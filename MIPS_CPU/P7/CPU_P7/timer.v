==> flow/design.v <==
module TC(
    input clk,
    input reset,
    input [31:2] Addr,
    input WE,
    input [31:0] Din,
    output [31:0] Dout,
    output IRQ
    );
	reg [1:0] state;
	reg [31:0] mem [2:0];
	reg _IRQ;
	assign IRQ = mem[0][3] & _IRQ;
	assign Dout = mem[Addr[3:2]];
	wire [31:0] load = Addr[3:2] == 0 ? {28'h0, Din[3:0]} : Din;
	integer i;
	always @(posedge clk) begin
		if(reset) begin
			state <= 0; 
			for(i = 0; i < 3; i = i+1) mem[i] <= 0;
			_IRQ <= 0;
		end
		else if(WE) begin
			mem[Addr[3:2]] <= load;
		end
		else begin
			case(state)
				2'b00 : if(mem[0][0]) begin
					state <= 2'b01;
					_IRQ <= 1'b0;
				end
				2'b01 : begin
					mem[2] <= mem[1];
					state <= 2'b10;
				end
				2'b10  : 
					if(mem[0][0]) begin
						if(mem[2] > 1) mem[2] <= mem[2]-1;
						else begin
							mem[2] <= 0;
							state <= 2'b11;
							_IRQ <= 1'b1;
						end
					end
					else state <= 2'b00;
				default : begin
					if(mem[0][2:1] == 2'b00) mem[0][0] <= 1'b0;
					else _IRQ <= 1'b0;
					state <= 2'b00;
				end
			endcase
		end
	end
endmodule
# == Step by step through the tools: TC ==
# What the tools print for TC, step after step.
# Line numbers count from 1 in the design file above.
# Operators: Yosys type, input widths -> output width; for muxes data width and select width s.
# A cell with n/a has no value.
# design
top,TC
clock,clk
library,sky130hd
pvt_corner,tt_025C_1v80

# == Elaborated design ==
# Source: Yosys, flattened and elaborated, memories not mapped. Widths are those after wreduce. Registers that Yosys merges into a memory's read port (data or address) are not register bits. Print and check cells do not count. Equal cells are merged and count once.
# Memory sizes are those after Yosys's memory passes, which may raise the word count (mostly to a power of two), join words into wider ones and drop unused or constant bits.
# classes
mux,54
reduce_and_logical,8
logic,5
add_sub_neg,1
n_eq,7
compare,1
# op_table
op,count
$mux 32,19
$reduce_or 32->1,2
$sub 32x1->32 const B,1
$gt 32x1->1 const B,1
$mux 1,25
$mux 2,8
$ne 2x2->1 const B,3
$logic_not 2->1,3
$reduce_and 6->1,1
$pmux 2 s3,1
$ne 3x1->1 const B,1
$ne 3x3->1 const B,1
$reduce_and 3->1,1
$reduce_or 3->1,1
$pmux 1 s3,1
$or 1x1->1,2
$not 1->1,2
$eq 2x1->1 const B,1
$eq 2x2->1 const B,1
$and 1x1->1,1
# word_totals
elab_cells,79
out_inout_bits,33
input_bits,65
memories,1
ram_bits,128
reg_bits,3
# mem_list
memory,size,width,line,rtl
mem,4,32,11,reg [31:0] mem [2:0];

# == Depth ==
# Depth = most cells in a row (Yosys ltp): at word level without a register or memory, in the mapped netlist without a sequential cell, where the memories' decode and read muxes count.
# depth
word_depth,11
abc_area,0
ltp_mapped,9
ltp_nobuf,8

# == After synthesis ==
# Yosys stat after the flow's synthesis: flattened, memories mapped to cells. It holds for the ABC_AREA given above (unset counts as 0); a run with the other value may have another netlist.
# by_type
type,count,area_total_um2
sky130_fd_sc_hd__edfxtp_1,128,3.84E+03
sky130_fd_sc_hd__mux4_2,32,720.691
sky130_fd_sc_hd__nor2_1,81,304.042
sky130_fd_sc_hd__xor2_1,19,166.41
sky130_fd_sc_hd__nand2_1,43,161.405
sky130_fd_sc_hd__nand3_1,30,150.144
sky130_fd_sc_hd__nor3_1,24,120.115
sky130_fd_sc_hd__clkbuf_1,31,116.362
sky130_fd_sc_hd__a21oi_1,20,100.096
sky130_fd_sc_hd__dfxtp_1,5,100.096
sky130_fd_sc_hd__and2_1,14,87.584
sky130_fd_sc_hd__nor4_1,13,81.328
sky130_fd_sc_hd__a221oi_1,9,78.826
sky130_fd_sc_hd__and3_1,12,75.072
sky130_fd_sc_hd__xnor2_1,8,70.067
sky130_fd_sc_hd__nor4_2,4,50.048
sky130_fd_sc_hd__or4_1,6,45.043
sky130_fd_sc_hd__or3_1,6,37.536
# Other cell types: 36; their cells: 67.
# synth_totals
area_um2,6796.5
n_buf,37
flip_flops,133
stdcells,552
sequential_area_um2,3943.8

# == Worst setup path after synthesis ==
# OpenSTA on the mapped netlist: ideal clock, no wires. The path of least setup slack (recovery checks aside). Input and output delay are each 20% of the period. Register names are those of the netlist, which keeps one name where synthesis merged equal registers.
# synth_path
path_kind,in2out
start,input port Addr[2]
end,output port Dout[0]
arrival_time_ps,3647
setup_slack_ps,4753
path_buffers,2
input_delay_ps,2100
out_delay_ps,2100
clock_period_ps,10500
path_delay_ps,1547
driving_pins,3
t_first_pin_ps,2100
required_time_ps,8400
period_less_setup_slack_ps,5747
# "path_delay_ps" is the arrival time less input delay plus setup time.
# At an output port there is no setup time.
# "driving_pins": output pins that drive a net of the path, with the launching flip-flop's if there is one; two outputs of one cell count as two.
# "period_less_setup_slack_ps" = period - worst setup slack (recovery checks aside). The figure is calculated, with input and output delays left at 20% of the set period.
# Between the ends stands the longest chain of elaborated cells between them, by number of cells; it is not shown to be the way that was timed. Of several equally long chains one is given.
# A line is the first line of the expression or statement that the cell stems from. Yosys adds cells for indexed reads and writes and turns some case tables into memories.
# The chain passes a memory read, where the word-level depth is cut; so it can be longer than that depth.
# synth_via
path_cell_list,sky130_fd_sc_hd__clkbuf_1 > sky130_fd_sc_hd__buf_1 > sky130_fd_sc_hd__mux4_2
elab_chain_cells,1
cone_cells,1
cone_lines,1
classes_between,memory (1)
# synth_lines
item,line,rtl
from (decl),4,"input [31:2] Addr,"
$mem_v2 4x32,11,reg [31:0] mem [2:0];
to (decl),7,"output [31:0] Dout,"

# == Path in the finished layout ==
# From the final timing report of entry A: the path of least setup slack in the routed layout; clock arrival at registers is part of the times.
# The path's times are printed in steps of 10 ps; the period is the one set.
# layout_path
path_kind,in2out
start,input port Addr[3]
end,output port Dout[31]
out_delay_ps,930
setup_slack_ps,1000
input_delay_ps,930
required_time_ps,3740
t_first_pin_ps,930
clock_period_ps,4670
path_buffers,2
arrival_time_ps,2740
driving_pins,3
# Between the ends stands the longest chain of elaborated cells between them, by number of cells; it is not shown to be the way that was timed. Of several equally long chains one is given.
# The chain passes a memory read, where the word-level depth is cut; so it can be longer than that depth.
# layout_via
path_cell_list,sky130_fd_sc_hd__buf_2 > sky130_fd_sc_hd__mux4_2 > sky130_fd_sc_hd__clkdlybuf4s50_1
elab_chain_cells,1
cone_cells,1
cone_lines,1
classes_between,memory (1)
# layout_lines
item,line,rtl
from (decl),4,"input [31:2] Addr,"
$mem_v2 4x32,11,reg [31:0] mem [2:0];
to (decl),7,"output [31:0] Dout,"

# Record of 2 stored runs of the RTL-to-layout flow on TC, platform sky130hd. The runs are unordered. Constraints: input delay and output delay 20% of the set period each, output load 0.01 pF.
# By "worst_path_ps" is meant the share of the clock period that the worst setup path is allowed (20% is reserved at inputs, 20% at outputs), minus its slack. Clock arrival times at its registers enter into it.
# "worst_path_ps" is known to 10 ps.
# Settings: . = not set for that run.
# Results: . = not shown.
run name,period_ns,CORE_UTILIZATION,CAP_MARGIN,SLEW_MARGIN,CORE_MARGIN,SETUP_SLACK_MARGIN,PLACE_DENSITY_LB_ADDON,HOLD_SLACK_MARGIN,CELL_PAD_IN_SITES_DETAIL_PLACEMENT,CTS_CLUSTER_DIAMETER,MAX_ROUTING_LAYER,yosys_chip_area_um2,die_footprint_um2,utilization_pct,fin_ws_ps,ws_hold_ps,worst_path_ps,worst_setup_path_type
entry A,4.67,61,20,5,2,.,.,.,.,.,.,6796.5,12002.3,78.0,997,450,1800,in2out
entry B,5.22,60,40,35,2,-0.49,0.29,0.26,1,287,met5,.,.,.,.,.,.,.
# Entry B: did not finish, clock tree synthesis stopped with DPL-0033
