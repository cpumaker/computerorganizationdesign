==> flow/design.v <==
module digital_driver(
    input clk,
    input reset,
    input WE,
    input [3:0] BE,
    input [31:0] Addr,
    input [31:0] Din,
    output [31:0] Dout,
    output [3:0] digital_tube_sel0,
    output [3:0] digital_tube_sel1,
    output digital_tube_sel2,
    output [7:0] digital_tube0,
    output [7:0] digital_tube1,
    output [7:0] digital_tube2
);
reg [31:0] digital_reg [1:0];
reg [9:0] count;
wire CS_Digital;
wire [7:0] tube [18:0];
wire [31:0] offset;
assign  tube[0] = 8'h81,    tube[1] = 8'hcf,    tube[2] = 8'h92,    tube[3] = 8'h86,
        tube[4] = 8'hcc,    tube[5] = 8'ha4,    tube[6] = 8'ha0,    tube[7] = 8'h8f,
        tube[8] = 8'h80,    tube[9] = 8'h84,
        tube[10] = 8'h88,   tube[11] = 8'he0,   tube[12] = 8'hb1,   tube[13] = 8'hc2,
        tube[14] = 8'hb0,   tube[15] = 8'hb8,   tube[16] = 8'hff,   tube[17] = 8'hfe;
assign CS_Digital = (Addr >= 32'h0000_7f38 && Addr <= 32'h0000_7f3f) ? 1'b1 : 1'b0;
assign offset = Addr - 32'h0000_7f38;
assign Dout = digital_reg[offset[2]];
assign digital_tube_sel0 =  (reset)             ?   4'b0000 :
                            (count[9:8]==2'b00) ?   4'b0001 :
                            (count[9:8]==2'b01) ?   4'b0010 :
                            (count[9:8]==2'b10) ?   4'b0100 :
                            (count[9:8]==2'b11) ?   4'b1000 :
                                                    4'b0000;
assign digital_tube_sel1 =  (reset)             ?   4'b0000 :
                            (count[9:8]==2'b00) ?   4'b0001 :
                            (count[9:8]==2'b01) ?   4'b0010 :
                            (count[9:8]==2'b10) ?   4'b0100 :
                            (count[9:8]==2'b11) ?   4'b1000 :
                                                    4'b0000;
assign digital_tube_sel2 =  (reset) ? 1'b0 : 1'b1;
assign digital_tube0    =   (digital_tube_sel0==4'b0001)    ?   tube[digital_reg[0][3:0]]   :
                            (digital_tube_sel0==4'b0010)    ?   tube[digital_reg[0][7:4]]   :
                            (digital_tube_sel0==4'b0100)    ?   tube[digital_reg[0][11:8]]  :
                            (digital_tube_sel0==4'b1000)    ?   tube[digital_reg[0][15:12]] :
                                                                tube[16];
assign digital_tube1    =   (digital_tube_sel1==4'b0001)    ?   tube[digital_reg[0][19:16]] :
                            (digital_tube_sel1==4'b0010)    ?   tube[digital_reg[0][23:20]] :
                            (digital_tube_sel1==4'b0100)    ?   tube[digital_reg[0][27:24]] :
                            (digital_tube_sel1==4'b1000)    ?   tube[digital_reg[0][31:28]] :
                                                                tube[16];
assign digital_tube2    =   (digital_tube_sel2) ?   tube[digital_reg[1][3:0]]   :   tube[16];
always @(posedge clk) begin
    if(reset) begin
        digital_reg[0] <= 32'd0;
        digital_reg[1] <= 32'd0;
        count <= 10'd0;
    end
    else begin
        count <= count + 10'd1;
        if(WE & CS_Digital)
            case (offset[2])
                1'b0: digital_reg[0] <= Din;
                1'b1: digital_reg[1] <= {24'd0, Din[7:0]};
                default: ;
            endcase
    end
end
endmodule  
* Step by step through the tools: digital_driver
What the tools print for digital_driver, step after step.
Lines are those of the file above, counted from 1.
Operators carry their Yosys type and port widths (W data, S select, Z words).
Cell names lack the library's common part.
The mark - stands for no value.
- Top :: digital_driver
- Clock port :: clk
- Library :: sky130hd
- Library corner :: tt_025C_1v80

* Elaborated design
Yosys after proc, flatten, opt, wreduce and memory -nomap, before mapping. Enables and synchronous resets that opt folds into registers are not counted as muxes. Print and check cells are not counted. Equal cells are merged and count once.
- Flip-flop bits (word level) :: 50
- Bits of input ports :: 71
- Output and inout bits :: 65
- Elaborated cells :: 190
- Add/subtract/negate cells :: 2
- Order comparisons :: 2
- Eq/ne operators :: 142
- Multiplexer cells :: 26
- Bitwise logic cells :: 2
- Reduce/logical cells :: 13
** Operator list (number)
- $pmux W8 S16 :: 9
- $eq A4 B4 Y1 const B :: 73
- $eq A4 B3 Y1 const B :: 37
- $eq A4 B2 Y1 const B :: 19
- $mux W8 :: 9
- $pmux W32 S2 :: 1
- $logic_not A5 Y1 :: 9
- $eq A4 B1 Y1 const B :: 10
- $ge A32 B15 Y1 const B :: 1
- $le A32 B15 Y1 const B :: 1
- $mux W4 :: 5
- $add A10 B1 Y10 const B :: 1
- $eq A2 B2 Y1 const B :: 2
- $reduce_and A2 Y1 :: 2
- $sub A3 B1 Y3 const B :: 1
- $eq A2 B1 Y1 const B :: 1
- $logic_not A2 Y1 :: 1
- $mux W1 :: 2
- $and A1 B1 Y1 :: 1
- $logic_and A1 B1 Y1 :: 1
- $not A1 Y1 :: 1

* Logic depth
Yosys ltp: most cells in a row. Word level: on the elaborated netlist, between registers, memories and ports. Mapped: between sequential cells and ports; inverters and the memories' decode and read muxes count.
- Depth after elaboration :: 11
- ABC_AREA :: 1
- Gate-level depth with buffers :: 12
- Gate-level depth less buffers :: 11

* Mapped cells and area
The flow's flattened synthesis, as Yosys stat reports it; memories are mapped. The netlist is that of the ABC_AREA named above (0 if unset); the other value can give another one.
Totals and module areas in this step are rounded.
- Mapped cells :: 787
- Mapped area :: 4210 um2
- Sequential area :: 1000 um2
- Flip-flop cells :: 50
- Buffers :: 39
** Cells by type
- dfxtp_1 :: number 50, area in all 1000.96 um2
- nand2_1 :: number 261, area in all 979.69 um2
- nor2_1 :: number 185, area in all 694.416 um2
- inv_1 :: number 74, area in all 277.766 um2
- nand3_1 :: number 45, area in all 225.216 um2
- o21ai_0 :: number 37, area in all 185.178 um2
- nand4_1 :: number 22, area in all 137.632 um2
- a21oi_1 :: number 23, area in all 115.11 um2
- buf_4 :: number 11, area in all 82.579 um2
- buf_2 :: number 15, area in all 75.072 um2
- buf_6 :: number 4, area in all 45.043 um2
- nand3b_1 :: number 6, area in all 45.043 um2
- o211ai_1 :: number 6, area in all 45.043 um2
- nor3_1 :: number 6, area in all 30.029 um2
- o31ai_1 :: number 4, area in all 30.029 um2
- clkbuf_1 :: number 7, area in all 26.275 um2
- o2111ai_1 :: number 3, area in all 26.275 um2
- nor4_1 :: number 4, area in all 25.024 um2
Other cell types: 15; their cells: 24.

* Path before layout
Path of least setup slack by OpenSTA after synthesis, without wires, with an ideal clock, recovery checks aside; 20% of the period is set as input and as output delay. Where synthesis merged equal registers, the netlist keeps one of their names.
- Path type :: input to output
- Start point :: input port reset
- End point :: output port digital_tube1[0]
- Period :: 2.4 ns
- Input delay :: 0.480 ns
- External output delay :: 0.480 ns
- Time at the first pin :: 0.480 ns
- Data arrival time :: 1.478 ns
- Data required time :: 1.920 ns
- Slack :: 0.442 ns
- Path delay :: 0.998 ns
- Stages :: 7
- Path buffers :: 2
- Period reached after synthesis :: 1.958 ns
"path delay" is the arrival time less input delay plus setup time.
A path that ends at an output port has no setup time.
"stages": output pins that drive a net of the path, with the launching flip-flop's if there is one; two outputs of one cell count as two.
"period reached after synthesis" is the clock period less the worst setup slack; recovery checks do not enter. This is arithmetic on one report: input and output delays are still those of the set period (20% each).
Between the ends stands the longest chain of elaborated cells between them, by number of cells; it is not shown to be the way that was timed. Of several equally long chains one is given.
Each line given opens the expression or statement behind the cell; cells for indexed reads and writes are added by Yosys, which also makes memories of some case tables.
- Cell sequence :: buf_4 inv_2 nand2_1 nor2_1 buf_4 o21ai_0 a21boi_0
- Cells in the longest elaborated chain :: 6
- Elaborated cells between the ends (all ways) :: 9
- Those cells by class :: eq/ne: 4; mux: 5
** Ends and longest elaborated chain, post-synthesis
- start, declared :: line 3 : input reset,
- $mux W4 :: line 35 : assign digital_tube_sel1 =  (reset)             ?   4'b0000 :
- $eq A4 B4 Y1 :: line 50 : (digital_tube_sel1==4'b1000)    ?   tube[digital_reg[0][31:28]] :
- $mux W8 :: line 50
- $mux W8 :: line 49 : (digital_tube_sel1==4'b0100)    ?   tube[digital_reg[0][27:24]] :
- $mux W8 :: line 48 : (digital_tube_sel1==4'b0010)    ?   tube[digital_reg[0][23:20]] :
- $mux W8 :: line 47 : assign digital_tube1    =   (digital_tube_sel1==4'b0001)    ?   tube[digital_reg[0][19:16]] :
- end, declared :: line 13 : output [7:0] digital_tube1,
Some nets on the timed path still bear RTL names; the line given drives or declares the net.
** Nets with RTL names, path post-synthesis
- digital_tube_sel0[1] :: line 29 : assign digital_tube_sel0 =  (reset)             ?   4'b0000 :

* Worst path after layout
Path of least setup slack in the final report of flow run A (OpenROAD, finished layout, wires in). Where an end is a register, its clock arrival counts in the times.
- Path type :: register to output
- Start point :: register digital_reg[0][13]
- End point :: output port digital_tube0[3]
- Period :: 2.29 ns
- External output delay :: 0.46 ns
- Time at the first pin :: 0.29 ns
- Data arrival time :: 1.70 ns
- Data required time :: 1.83 ns
- Slack :: 0.13 ns
- Stages :: 13
- Path buffers :: 1
Between the ends stands the longest chain of elaborated cells between them, by number of cells; it is not shown to be the way that was timed. Of several equally long chains one is given.
- Cell sequence :: dfxtp_4 inv_4 nand2_2 nor2_1 nor2_1 nand3_1 nand2_1 nand2_1 nand2_1 nand2_1 nand2_1 nand2_1 buf_2
- Cells in the longest elaborated chain :: 6
- Elaborated cells between the ends (all ways) :: 21
- Source lines of those cells :: 4
- Those cells by class :: eq/ne: 15; mux: 5; reduce/logical: 1
** Ends and longest elaborated chain, post-layout
- start, declared :: line 16 : reg [31:0] digital_reg [1:0];
- start, assigned :: line 55 : digital_reg[0] <= 32'd0;
- start, assigned :: line 63 : 1'b0: digital_reg[0] <= Din;
- $eq A4 B4 Y1 :: line 45 : (digital_tube_sel0==4'b1000)    ?   tube[digital_reg[0][15:12]] :
- $pmux W8 S16 :: line 45
- $mux W8 :: line 45
- $mux W8 :: line 44 : (digital_tube_sel0==4'b0100)    ?   tube[digital_reg[0][11:8]]  :
- $mux W8 :: line 43 : (digital_tube_sel0==4'b0010)    ?   tube[digital_reg[0][7:4]]   :
- $mux W8 :: line 42 : assign digital_tube0    =   (digital_tube_sel0==4'b0001)    ?   tube[digital_reg[0][3:0]]   :
- end, declared :: line 12 : output [7:0] digital_tube0,

Settings and measured results of 2 stored flow runs for module digital_driver (sky130hd), not sorted in any way. The constraints put input and output delay at 20% of the set period each and load the outputs with 0.01 pF.
"clock period reached": clock period set for the run, less the worst setup slack. It is reckoned from that one timing run; input and output delays stay at 20% of the period that was set.
"critical setup path time": the worst setup path's part of the clock period (all of it between registers, 20% less for each end at a port) less its slack. A launch clock that arrives late makes it longer, a capture clock that arrives late makes it shorter.
The measured numbers are rounded.

** Flow run A
- Settings :: period_ns=2.29; CORE_UTILIZATION=28; SETUP_SLACK_MARGIN=0.14; CORE_MARGIN=6; TNS_END_PERCENT=55; ABC_AREA=1; GPL_ROUTABILITY_DRIVEN=0; CTS_CLUSTER_SIZE=99; CAP_MARGIN=35; SLEW_MARGIN=25; MIN_ROUTING_LAYER=met1; MAX_ROUTING_LAYER=met4
- Synthesized cell area :: 4210 um2
- Overall die area :: 18100 um2
- Std-cell area (final layout) :: 6500 um2
- Worst setup slack after layout :: 0.130 ns
- Total negative slack :: 0.000 ns
- Final worst hold slack :: 0.490 ns
- Clock period reached :: 2.160 ns
- Critical setup path time :: 1.70 ns
- Critical path kind :: register to output

** Flow run B
- Settings :: period_ns=1.48; CORE_UTILIZATION=46; PLACE_DENSITY=0.39; CELL_PAD_IN_SITES_GLOBAL_PLACEMENT=2; GPL_TIMING_DRIVEN=0; CTS_CLUSTER_SIZE=23; CAP_MARGIN=0; CORE_MARGIN=2; SLEW_MARGIN=20
- Outcome :: no results, placement failed with GPL-0301
